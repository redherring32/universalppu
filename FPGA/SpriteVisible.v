==> flow/design.v <==
module SpriteVisible(output reg[1:0] patternTableOut, input[7:0] patternTable1, patternTable0, spriteX, spriteY, screenX, screenY, input hFlip, clk, tall);
	always @(posedge clk)
		if ((screenX >= spriteX) && ({1'b0, screenX} < ({1'b0, spriteX} + 9'd8)) && (screenY >= (spriteY + 1)) && ({1'b0, screenY} < ({1'b0, spriteY} + (tall ? 9'd17 : 9'd9))) && (spriteY < 8'hEF))
		begin
			if (hFlip == 1'b0)
				patternTableOut <= {patternTable1[3'h7 - screenX[2:0] + spriteX[2:0]], patternTable0[3'h7 - screenX[2:0] + spriteX[2:0]]};
			else
				patternTableOut <= {patternTable1[screenX[2:0] - spriteX[2:0]], patternTable0[screenX[2:0] - spriteX[2:0]]};
		end
		else
			patternTableOut <= 2'b00;
endmodule
module PaletteRamAddr(output reg[4:0] addr, input[1:0] patternTableBits, input[1:0] attrTableBits, input isSprite, clk);
	always @(posedge clk)
		if (patternTableBits == 2'b00)
			addr <= 5'b00000;
		else
			addr <= {isSprite, attrTableBits, patternTableBits};
endmodule
* Step by step through the tools: SpriteVisible
What the tools print for SpriteVisible, step after step.
Line numbers count from 1 in the design file above.
Cell names lack the library's common part.
Not given: --
- Top :: SpriteVisible
- Clock input :: clk
- Cell library :: sky130hd
- Library corner :: tt_025C_1v80

* After elaboration
Yosys after proc, flatten, opt, wreduce and memory -nomap, before mapping. Enables and synchronous resets that opt folds into registers are not counted as muxes. Memory bits, and registers merged into a memory's read port (data or address), are not among the register bits. Print and check cells are not counted. Equal cells are merged and count once.
- Order comparisons :: 5
- Muxes and demuxes :: 2
- Reduce/logical cells :: 4
- Shift-type cells :: 4
- Add/subtract/negate cells :: 6
** Operator list (count)
- 8-bit by 3-bit indexed select with 1-bit output :: 4
- 8-bit by 9-bit less-than comparator with 1-bit output :: 2
- 8-bit by 1-bit adder with 9-bit output with constant B :: 1
- 8-bit by 4-bit adder with 9-bit output with constant B :: 1
- 8-bit by 5-bit adder with 9-bit output :: 1
- 8-bit by 9-bit greater-or-equal comparator with 1-bit output :: 1
- 8-bit greater-or-equal comparator :: 1
- 8-bit less-than comparator with constant B :: 1
- 5-bit two-way mux :: 1
- 1-bit logical AND :: 4
- 3-bit adder :: 1
- 3-bit subtractor :: 1
- 3-bit subtractor with constant A :: 1
- 2-bit two-way mux :: 1
- Cells after elaboration :: 22
- Bits of input ports :: 51
- Register bits :: 2

* Longest topological paths
Longest topological path by Yosys (ltp), each cell counted once; first at word level (registers and memories cut), then after technology mapping (sequential cells cut; the memories' decode and read muxes count).
- Depth after elaboration :: 6
- ABC_AREA :: 0
- Gate-level depth with buffers :: 12

* Synthesis result
Source: synth_stat.txt of the flow (Yosys; design flattened, memories mapped). It holds for the ABC_AREA given above (unset counts as 0); a run with the other value may have another netlist.
- Mapped cells :: 136
- Cell area after synthesis :: 1153.6 µm²
- Flip-flop cells :: 2
** Cell types
- ha_1 :: count 30, total area 375.36 µm²
- mux4_1 :: count 4, total area 105.101 µm²
- xnor2_1 :: count 12, total area 105.101 µm²
- inv_1 :: count 17, total area 63.811 µm²
- nand3_1 :: count 10, total area 50.048 µm²
- a21oi_1 :: count 9, total area 45.043 µm²
- xor2_1 :: count 5, total area 43.792 µm²
- dfxtp_1 :: count 2, total area 40.038 µm²
- a21o_1 :: count 4, total area 30.029 µm²
- o21ai_0 :: count 5, total area 25.024 µm²
- fa_1 :: count 1, total area 20.019 µm²
- mux2i_1 :: count 2, total area 20.019 µm²
- nor3_1 :: count 4, total area 20.019 µm²
- nor2b_1 :: count 3, total area 18.768 µm²
- a211o_1 :: count 2, total area 17.517 µm²
- xnor2_2 :: count 1, total area 16.266 µm²
- a211oi_1 :: count 2, total area 15.014 µm²
- nor2_1 :: count 4, total area 15.014 µm²
Not listed: further types 14, cells in them 19.

* Timing after synthesis
OpenSTA on the mapped netlist: ideal clock, no wires. The path of least setup slack (recovery checks aside). Input and output delay are each 20% of the period. Register names are those of the netlist, which keeps one name where synthesis merged equal registers.
- Path kind :: input to register
- From :: in tall
- To :: reg patternTableOut[0]
- Time at the first pin :: 670 ps
- Path delay :: 1886 ps
- Buffers on the path :: 0
- Stages :: 12
- Input delay :: 670 ps
- Setup slack :: 794 ps
- Clock period :: 3350 ps
- Arrival :: 2478 ps
- Required time :: 3272 ps
- Synthesis period reached :: 2556 ps
"path delay" is the arrival time less input delay plus setup time.
"stages" counts driving pins, that of a launching flip-flop among them; a cell with two outputs on the path counts twice.
"synthesis period reached" is the clock period less the worst setup slack; recovery checks do not enter. This is arithmetic on one report: input and output delays are still those of the set period (20% each).
The rows between start and end are the longest chain of elaborated cells between them; the timing report does not say that the signal goes this way. Where chains are equally long, one stands for them.
A line is the first line of the expression or statement that the cell stems from. Yosys adds cells for indexed reads and writes and turns some case tables into memories.
At most two assigning lines are given for a register; there are more.
- Cells stage by stage :: inv_1 ha_1 a31oi_1 nor2b_1 o21a_1 xnor2_1 ha_1 nor4_1 o21ai_0 o22ai_1 o22ai_1 nor3_1
- Length of the longest elaborated chain :: 5
- Elaborated cells on any way between the ends :: 5
- Source lines of those cells :: 1
- Those cells by class :: add/sub (1); compare (1); mux (1); reduce/logical (2)
** RTL lines, path post-synthesis
- start, declared :: line 1 : module SpriteVisible(output reg[1:0] patternTableOut, input[7:0] patternTable1, patternTable0, spriteX, sprite ...
- 5-bit two-way mux :: line 3 : if ((screenX >= spriteX) && ({1'b0, screenX} < ({1'b0, spriteX} + 9'd8)) && (screenY >= (spriteY + 1)) && ({1' ...
- 8-bit by 5-bit adder with 9-bit output :: line 3
- 8-bit by 9-bit less-than comparator with 1-bit output :: line 3
- 1-bit logical AND (2 in a row) :: line 3
- end, assigned :: line 6 : patternTableOut <= {patternTable1[3'h7 - screenX[2:0] + spriteX[2:0]], patternTable0[3'h7 - screenX[2:0] + spr ...
- end, assigned :: line 8 : patternTableOut <= {patternTable1[screenX[2:0] - spriteX[2:0]], patternTable0[screenX[2:0] - spriteX[2:0]]};
- end, declared :: line 1

* Path in the finished layout
Path of least setup slack in the final report of stored run 1 (OpenROAD, finished layout, wires in). Where an end is a register, its clock arrival counts in the times.
The report prints the path's times to 10 ps; the period is as set.
- Path kind :: input to register
- From :: in tall
- To :: reg patternTableOut[0]
- Time at the first pin :: 600 ps
- Clock period :: 2980 ps
- Arrival :: 2590 ps
- Stages :: 13
- Input delay :: 600 ps
- Setup slack :: 550 ps
- Required time :: 3150 ps
- Buffers on the path :: 1
The rows between start and end are the longest chain of elaborated cells between them; the timing report does not say that the signal goes this way. Where chains are equally long, one stands for them.
At most two assigning lines are given for a register; there are more.
- Cells stage by stage :: buf_8 inv_4 ha_4 a31oi_4 nor2b_4 o21a_1 xnor2_2 ha_2 nor4_2 o21ai_1 o22ai_1 o22ai_2 nor3_1
- Length of the longest elaborated chain :: 5
- Elaborated cells on any way between the ends :: 5
- Source lines of those cells :: 1
- Those cells by class :: add/sub (1); compare (1); mux (1); reduce/logical (2)
** RTL lines, path post-layout
- start, declared :: line 1 : module SpriteVisible(output reg[1:0] patternTableOut, input[7:0] patternTable1, patternTable0, spriteX, sprite ...
- 5-bit two-way mux :: line 3 : if ((screenX >= spriteX) && ({1'b0, screenX} < ({1'b0, spriteX} + 9'd8)) && (screenY >= (spriteY + 1)) && ({1' ...
- 8-bit by 5-bit adder with 9-bit output :: line 3
- 8-bit by 9-bit less-than comparator with 1-bit output :: line 3
- 1-bit logical AND (2 in a row) :: line 3
- end, assigned :: line 6 : patternTableOut <= {patternTable1[3'h7 - screenX[2:0] + spriteX[2:0]], patternTable0[3'h7 - screenX[2:0] + spr ...
- end, assigned :: line 8 : patternTableOut <= {patternTable1[screenX[2:0] - spriteX[2:0]], patternTable0[screenX[2:0] - spriteX[2:0]]};
- end, declared :: line 1

==> runs of SpriteVisible <==
Below are 2 stored runs of the flow (Yosys, OpenROAD; platform sky130hd) on SpriteVisible, each with its settings and what was measured, unordered. Constraints: input delay and output delay 20% of the set period each, output load 0.01 pF.
"achieved period" = clock period - worst setup slack. The figure is calculated, with input and output delays left at 20% of the set period.
"worst path time" = time allowed to the worst setup path (clock period - input delay - output delay, where it has them) - its slack; a late launch clock adds to it, a late capture clock takes from it.
By "total power after layout" is meant OpenSTA's value without simulated activity: inputs other than the clock are taken to toggle once in ten clock periods, and the tool carries that through the logic.
"worst path time" is known to 10 ps.

** Stored run 1
- Settings :: period_ns=2.98; SETUP_SLACK_MARGIN=0.65; CAP_MARGIN=20; CORE_MARGIN=2; CORE_UTILIZATION=40; SLEW_MARGIN=20
- Achieved period :: 2426 ps
- Total power after layout :: 448.4 uW
- Std-cell area (final layout) :: 2069.5 µm²
- Worst path time :: 1830 ps
- Worst setup path kind :: input to register
- Final worst hold slack :: 1046 ps
- Setup slack of the worst path :: 554 ps
- Overall die area :: 3329.9 µm²
- Utilization after routing :: 0.75
- Setup TNS :: 0 ps
- Chip area in the Yosys report :: 1153.6 µm²

** Stored run 2
- Settings :: period_ns=3.63; CORE_UTILIZATION=27; SETUP_SLACK_MARGIN=0.26; PLACE_DENSITY_LB_ADDON=0.22; GPL_TIMING_DRIVEN=1; CTS_CLUSTER_SIZE=18; CTS_CLUSTER_DIAMETER=30; SLEW_MARGIN=40; MAX_ROUTING_LAYER=met5; CAP_MARGIN=20; CORE_MARGIN=2
- Overall die area :: 4811.5 µm²
- Setup slack of the worst path :: 495 ps
- Std-cell area (final layout) :: 1784.2 µm²
- Final worst hold slack :: 1382 ps
- Worst path time :: 2410 ps
- Worst setup path kind :: input to register
- Achieved period :: 3135 ps
- Setup TNS :: 0 ps
- Chip area in the Yosys report :: 1153.6 µm²
- Total power after layout :: 345.2 uW
- Utilization after routing :: 0.44
